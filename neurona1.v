==> flow/design.v <==
module neurona_capa_1(
    weight_0, weight_1, weight_2, weight_3, weight_4, weight_5, weight_6, weight_7,
    weight_8, weight_9, weight_10, weight_11, weight_12, weight_13, weight_14, weight_15,
    weight_16, weight_17, weight_18, weight_19, weight_20, weight_21, weight_22, weight_23,
    weight_24, weight_25, weight_26, weight_27, weight_28, weight_29, weight_30, weight_31, weight_32,
    weight_33, weight_34, weight_35, weight_36, weight_37, weight_38, weight_39, weight_40, weight_41,
    weight_42, weight_43, weight_44, weight_45, weight_46, weight_47, weight_48,
    pixel_0, pixel_1, pixel_2, pixel_3, pixel_4, pixel_5, pixel_6, pixel_7,
    pixel_8, pixel_9, pixel_10, pixel_11, pixel_12, pixel_13, pixel_14, pixel_15,
    pixel_16, pixel_17, pixel_18, pixel_19, pixel_20, pixel_21, pixel_22, pixel_23,
    pixel_24, pixel_25, pixel_26, pixel_27, pixel_28, pixel_29, pixel_30, pixel_31,
    pixel_32, pixel_33, pixel_34, pixel_35, pixel_36, pixel_37, pixel_38, pixel_39,
    pixel_40, pixel_41, pixel_42, pixel_43, pixel_44, pixel_45, pixel_46, pixel_47,
    pixel_48, 
    clk, out
);
    input wire pixel_0;
    input wire pixel_1;
    input wire pixel_2;
    input wire pixel_3;
    input wire pixel_4;
    input wire pixel_5;
    input wire pixel_6;
    input wire pixel_7;
    input wire pixel_8;
    input wire pixel_9;
    input wire pixel_10;
    input wire pixel_11;
    input wire pixel_12;
    input wire pixel_13;
    input wire pixel_14;
    input wire pixel_15;
    input wire pixel_16;
    input wire pixel_17;
    input wire pixel_18;
    input wire pixel_19;
    input wire pixel_20;
    input wire pixel_21;
    input wire pixel_22;
    input wire pixel_23;
    input wire pixel_24;
    input wire pixel_25;
    input wire pixel_26;
    input wire pixel_27;
    input wire pixel_28;
    input wire pixel_29;
    input wire pixel_30;
    input wire pixel_31;
    input wire pixel_32;
    input wire pixel_33;
    input wire pixel_34;
    input wire pixel_35;
    input wire pixel_36;
    input wire pixel_37;
    input wire pixel_38;
    input wire pixel_39;
    input wire pixel_40;
    input wire pixel_41;
    input wire pixel_42;
    input wire pixel_43;
    input wire pixel_44;
    input wire pixel_45;
    input wire pixel_46;
    input wire pixel_47;
    input wire pixel_48;
    input wire clk;
    input wire signed [7:0] weight_0;
    input wire signed [7:0] weight_1;
    input wire signed [7:0] weight_2;
    input wire signed [7:0] weight_3;
    input wire signed [7:0] weight_4;
    input wire signed [7:0] weight_5;
    input wire signed [7:0] weight_6;
    input wire signed [7:0] weight_7;
    input wire signed [7:0] weight_8;
    input wire signed [7:0] weight_9;
    input wire signed [7:0] weight_10;
    input wire signed [7:0] weight_11;
    input wire signed [7:0] weight_12;
    input wire signed [7:0] weight_13;
    input wire signed [7:0] weight_14;
    input wire signed [7:0] weight_15;
    input wire signed [7:0] weight_16;
    input wire signed [7:0] weight_17;
    input wire signed [7:0] weight_18;
    input wire signed [7:0] weight_19;
    input wire signed [7:0] weight_20;
    input wire signed [7:0] weight_21;
    input wire signed [7:0] weight_22;
    input wire signed [7:0] weight_23;
    input wire signed [7:0] weight_24;
    input wire signed [7:0] weight_25;
    input wire signed [7:0] weight_26;
    input wire signed [7:0] weight_27;
    input wire signed [7:0] weight_28;
    input wire signed [7:0] weight_29;
    input wire signed [7:0] weight_30;
    input wire signed [7:0] weight_31;
    input wire signed [7:0] weight_32;
    input wire signed [7:0] weight_33;
    input wire signed [7:0] weight_34;
    input wire signed [7:0] weight_35;
    input wire signed [7:0] weight_36;
    input wire signed [7:0] weight_37;
    input wire signed [7:0] weight_38;
    input wire signed [7:0] weight_39;
    input wire signed [7:0] weight_40;
    input wire signed [7:0] weight_41;
    input wire signed [7:0] weight_42;
    input wire signed [7:0] weight_43;
    input wire signed [7:0] weight_44;
    input wire signed [7:0] weight_45;
    input wire signed [7:0] weight_46;
    input wire signed [7:0] weight_47;
    input wire signed [7:0] weight_48;
    output reg signed [7:0] out;
    reg signed [7:0] mul_0;
    reg signed [7:0] mul_1;
    reg signed [7:0] mul_2;
    reg signed [7:0] mul_3;
    reg signed [7:0] mul_4;
    reg signed [7:0] mul_5;
    reg signed [7:0] mul_6;
    reg signed [7:0] mul_7;
    reg signed [7:0] mul_8;
    reg signed [7:0] mul_9;
    reg signed [7:0] mul_10;
    reg signed [7:0] mul_11;
    reg signed [7:0] mul_12;
    reg signed [7:0] mul_13;
    reg signed [7:0] mul_14;
    reg signed [7:0] mul_15;
    reg signed [7:0] mul_16;
    reg signed [7:0] mul_17;
    reg signed [7:0] mul_18;
    reg signed [7:0] mul_19;
    reg signed [7:0] mul_20;
    reg signed [7:0] mul_21;
    reg signed [7:0] mul_22;
    reg signed [7:0] mul_23;
    reg signed [7:0] mul_24;
    reg signed [7:0] mul_25;
    reg signed [7:0] mul_26;
    reg signed [7:0] mul_27;
    reg signed [7:0] mul_28;
    reg signed [7:0] mul_29;
    reg signed [7:0] mul_30;
    reg signed [7:0] mul_31;
    reg signed [7:0] mul_32;
    reg signed [7:0] mul_33;
    reg signed [7:0] mul_34;
    reg signed [7:0] mul_35;
    reg signed [7:0] mul_36;
    reg signed [7:0] mul_37;
    reg signed [7:0] mul_38;
    reg signed [7:0] mul_39;
    reg signed [7:0] mul_40;
    reg signed [7:0] mul_41;
    reg signed [7:0] mul_42;
    reg signed [7:0] mul_43;
    reg signed [7:0] mul_44;
    reg signed [7:0] mul_45;
    reg signed [7:0] mul_46;
    reg signed [7:0] mul_47;
    reg signed [7:0] mul_48;
    always @(posedge clk) begin
        mul_0 <= pixel_0 * weight_0;
        mul_1 <= pixel_1 * weight_1;
        mul_2 <= pixel_2 * weight_2;
        mul_3 <= pixel_3 * weight_3;
        mul_4 <= pixel_4 * weight_4;
        mul_5 <= pixel_5 * weight_5;
        mul_6 <= pixel_6 * weight_6;
        mul_7 <= pixel_7 * weight_7;
        mul_8 <= pixel_8 * weight_8;
        mul_9 <= pixel_9 * weight_9;
        mul_10 <= pixel_10 * weight_10;
        mul_11 <= pixel_11 * weight_11;
        mul_12 <= pixel_12 * weight_12;
        mul_13 <= pixel_13 * weight_13;
        mul_14 <= pixel_14 * weight_14;
        mul_15 <= pixel_15 * weight_15;
        mul_16 <= pixel_16 * weight_16;
        mul_17 <= pixel_17 * weight_17;
        mul_18 <= pixel_18 * weight_18;
        mul_19 <= pixel_19 * weight_19;
        mul_20 <= pixel_20 * weight_20;
        mul_21 <= pixel_21 * weight_21;
        mul_22 <= pixel_22 * weight_22;
        mul_23 <= pixel_23 * weight_23;
        mul_24 <= pixel_24 * weight_24;
        mul_25 <= pixel_25 * weight_25;
        mul_26 <= pixel_26 * weight_26;
        mul_27 <= pixel_27 * weight_27;
        mul_28 <= pixel_28 * weight_28;
        mul_29 <= pixel_29 * weight_29;
        mul_30 <= pixel_30 * weight_30;
        mul_31 <= pixel_31 * weight_31;
        mul_32 <= pixel_32 * weight_32;
        mul_33 <= pixel_33 * weight_33;
        mul_34 <= pixel_34 * weight_34;
        mul_35 <= pixel_35 * weight_35;
        mul_36 <= pixel_36 * weight_36;
        mul_37 <= pixel_37 * weight_37;
        mul_38 <= pixel_38 * weight_38;
        mul_39 <= pixel_39 * weight_39;
        mul_40 <= pixel_40 * weight_40;
        mul_41 <= pixel_41 * weight_41;
        mul_42 <= pixel_42 * weight_42;
        mul_43 <= pixel_43 * weight_43;
        mul_44 <= pixel_44 * weight_44;
        mul_45 <= pixel_45 * weight_45;
        mul_46 <= pixel_46 * weight_46;
        mul_47 <= pixel_47 * weight_47;
        mul_48 <= pixel_48 * weight_48;
        out <= mul_0 + mul_1 + mul_2 + mul_3 + mul_4 + mul_5 + mul_6 + mul_7 + mul_8 + mul_9 + mul_10 + mul_11 + mul_12 + mul_13 + mul_14 + mul_15 + mul_16 + mul_17 + mul_18 + mul_19 + mul_20 + mul_21 + mul_22 + mul_23 + mul_24 + mul_25 + mul_26 + mul_27 + mul_28 + mul_29 + mul_30 + mul_31 + mul_32 + mul_33 + mul_34 + mul_35 + mul_36 + mul_37 + mul_38 + mul_39 + mul_40 + mul_41 + mul_42 + mul_43 + mul_44 + mul_45 + mul_46 + mul_47 + mul_48;
    end
endmodule
* Step by step through the tools: neurona_capa_1
Tool output for the design above, in the order of the flow. Line numbers count from 1 in the design file above. Operators carry their Yosys type and port widths (W data, S select, Z words). Cell names lack the library's common part. Not given: -
Design: design top neurona_capa_1, clock clk, standard-cell library sky130hd, library corner tt_025C_1v80

* Word-level counts
Yosys after proc, flatten, opt, wreduce and memory -nomap, before mapping. Enables and synchronous resets that opt folds into registers are not counted as muxes. Memory bits, and registers merged into a memory's read port (data or address), are not among the register bits. Print and check cells are not counted. Equal cells are merged and count once.
Bit counts: register bits after elaboration 400, input port bits 442, output and inout port bits 8, cells after elaboration 147
Cells by class: add/sub/neg operators 48, multipliers 49
Operators by type and width (number):
- $mul A1 B8 Y8 | 49
- $add A8 B8 Y8 | 48

* Logic depth
Yosys ltp: most cells in a row. Word level: on the elaborated netlist, between registers, memories and ports. Mapped: between sequential cells and ports; inverters and the memories' decode and read muxes count.
Logic depth: depth after elaboration 48, ABC_AREA 0, gate-level depth with buffers 24, mapped depth without buffers 24

* After synthesis
The flow's flattened synthesis, as Yosys stat reports it; memories are mapped. The netlist is that of the ABC_AREA named above (0 if unset); the other value can give another one. The area totals of this step are shown rounded.
Cell types (number):
- dfxtp_1 | 400
- fa_1 | 286
- and2_1 | 392
- inv_1 | 408
- xnor2_1 | 81
- ha_1 | 32
- xor2_1 | 12
- xnor3_1 | 2
- xnor2_2 | 1
- a21o_1 | 2
- a21oi_1 | 2
Synthesis totals: standard cells after synthesis 1618, mapped area 19000 um2, sequential part of the area 8000 um2, mapped flip-flops 400, buffer cells 0

* Timing after synthesis
OpenSTA on the mapped netlist: ideal clock, no wires. The path of least setup slack (recovery checks aside). Input and output delay are each 20% of the period. Register names are those of the netlist, which keeps one name where synthesis merged equal registers.
Timing path post-synthesis: kind flip-flop to flip-flop, from register mul_33[2], to register out[7], period 7.99 ns, setup time 0.130 ns, launch time at the first pin 0.000 ns, data arrival time 6.632 ns, path slack 1.228 ns, delay of the path 6.762 ns, stages on the path 23, buffers on the path 0, period reached after synthesis 6.762 ns
"delay of the path" = arrival - input delay + setup time. "stages on the path" counts driving pins, that of a launching flip-flop among them; a cell with two outputs on the path counts twice. "period reached after synthesis" is the clock period less the worst setup slack; recovery checks do not enter. This is arithmetic on one report: input and output delays are still those of the set period (20% each). The rows between start and end are the longest chain of elaborated cells between them; the timing report does not say that the signal goes this way. Where chains are equally long, one stands for them. A line is the first line of the expression or statement that the cell stems from. Yosys adds cells for indexed reads and writes and turns some case tables into memories.
Between the ends, post-synthesis: cells stage by stage dfxtp_1 inv_1 fa_1 inv_1 fa_1 fa_1 inv_1 fa_1 fa_1 inv_1 fa_1 fa_1 fa_1 inv_1 fa_1 inv_1 ha_1 fa_1 a21o_1 a21oi_1 xnor2_1 xnor3_1 xnor3_1, cells in the longest elaborated chain 16
Ends and longest elaborated chain, post-synthesis:
- start: declaration | line 150 | reg signed [7:0] mul_33;
- start: assignment | line 200 | mul_33 <= pixel_33 * weight_33;
- $add A8 B8 Y8 (16 in a row) | line 216 | out <= mul_0 + mul_1 + mul_2 + mul_3 + mul_4 + mul_5 + mul_6 + mul_7 + mul_8 + mul_9 + mul_10 + mul_11 + mul_1 ...
- end: assignment | line 216
- end: declaration | line 116 | output reg signed [7:0] out;

* Path in the finished layout
Path of least setup slack in the final report of run A (OpenROAD, finished layout, wires in). Where an end is a register, its clock arrival counts in the times.
Timing path post-layout: kind flip-flop to flip-flop, from register mul_33[2], to register out[7], period 13.6 ns, setup time 0.12 ns, launch time at the first pin 0.55 ns, data arrival time 7.49 ns, path slack 6.54 ns, stages on the path 23, buffers on the path 0
The rows between start and end are the longest chain of elaborated cells between them; the timing report does not say that the signal goes this way. Where chains are equally long, one stands for them.
Between the ends, post-layout: cells stage by stage dfxtp_1 inv_1 fa_1 inv_1 fa_1 fa_1 inv_1 fa_1 inv_1 fa_1 fa_1 fa_1 fa_1 inv_1 fa_1 inv_1 ha_1 fa_1 a21o_1 a21oi_1 xnor2_1 xnor3_1 xnor3_1, cells in the longest elaborated chain 16
Ends and longest elaborated chain, post-layout:
- start: declaration | line 150 | reg signed [7:0] mul_33;
- start: assignment | line 200 | mul_33 <= pixel_33 * weight_33;
- $add A8 B8 Y8 (16 in a row) | line 216 | out <= mul_0 + mul_1 + mul_2 + mul_3 + mul_4 + mul_5 + mul_6 + mul_7 + mul_8 + mul_9 + mul_10 + mul_11 + mul_1 ...
- end: assignment | line 216
- end: declaration | line 116 | output reg signed [7:0] out;

## Implementation results

Design neurona_capa_1 on sky130hd. What follows are 2 stored runs of the flow, each under its own settings; their order means nothing. The constraints put input and output delay at 20% of the set period each and load the outputs with 0.01 pF.
"achieved clock period" = clock period - worst setup slack. The figure is calculated, with input and output delays left at 20% of the set period.
"worst setup path time" means the part of the period allowed to the worst setup path (the constraints hold back 20% at inputs and 20% at outputs) less its slack; where the path has registers, the arrival times of their clocks count too.
Results are given in rounded form.
[run A] settings: period_ns=13.6, CAP_MARGIN=20, CORE_MARGIN=2, CORE_UTILIZATION=40, SLEW_MARGIN=20
[run A] result: chip area after synthesis (Yosys) 19000 um2, die area 49000 um2, utilization 55%, worst setup slack after layout 6.5 ns, total negative slack 0.000 ns, achieved clock period 7.058 ns, worst setup path time 7.06 ns, worst setup path kind flip-flop to flip-flop
[run B] settings: period_ns=4.66, CORE_UTILIZATION=72, SETUP_SLACK_MARGIN=-0.15, TNS_END_PERCENT=85, ABC_AREA=0, GPL_ROUTABILITY_DRIVEN=1, CTS_CLUSTER_SIZE=38, CAP_MARGIN=20, CORE_MARGIN=2, SLEW_MARGIN=20
[run B] result: did not finish, routing stopped with GRT-0232
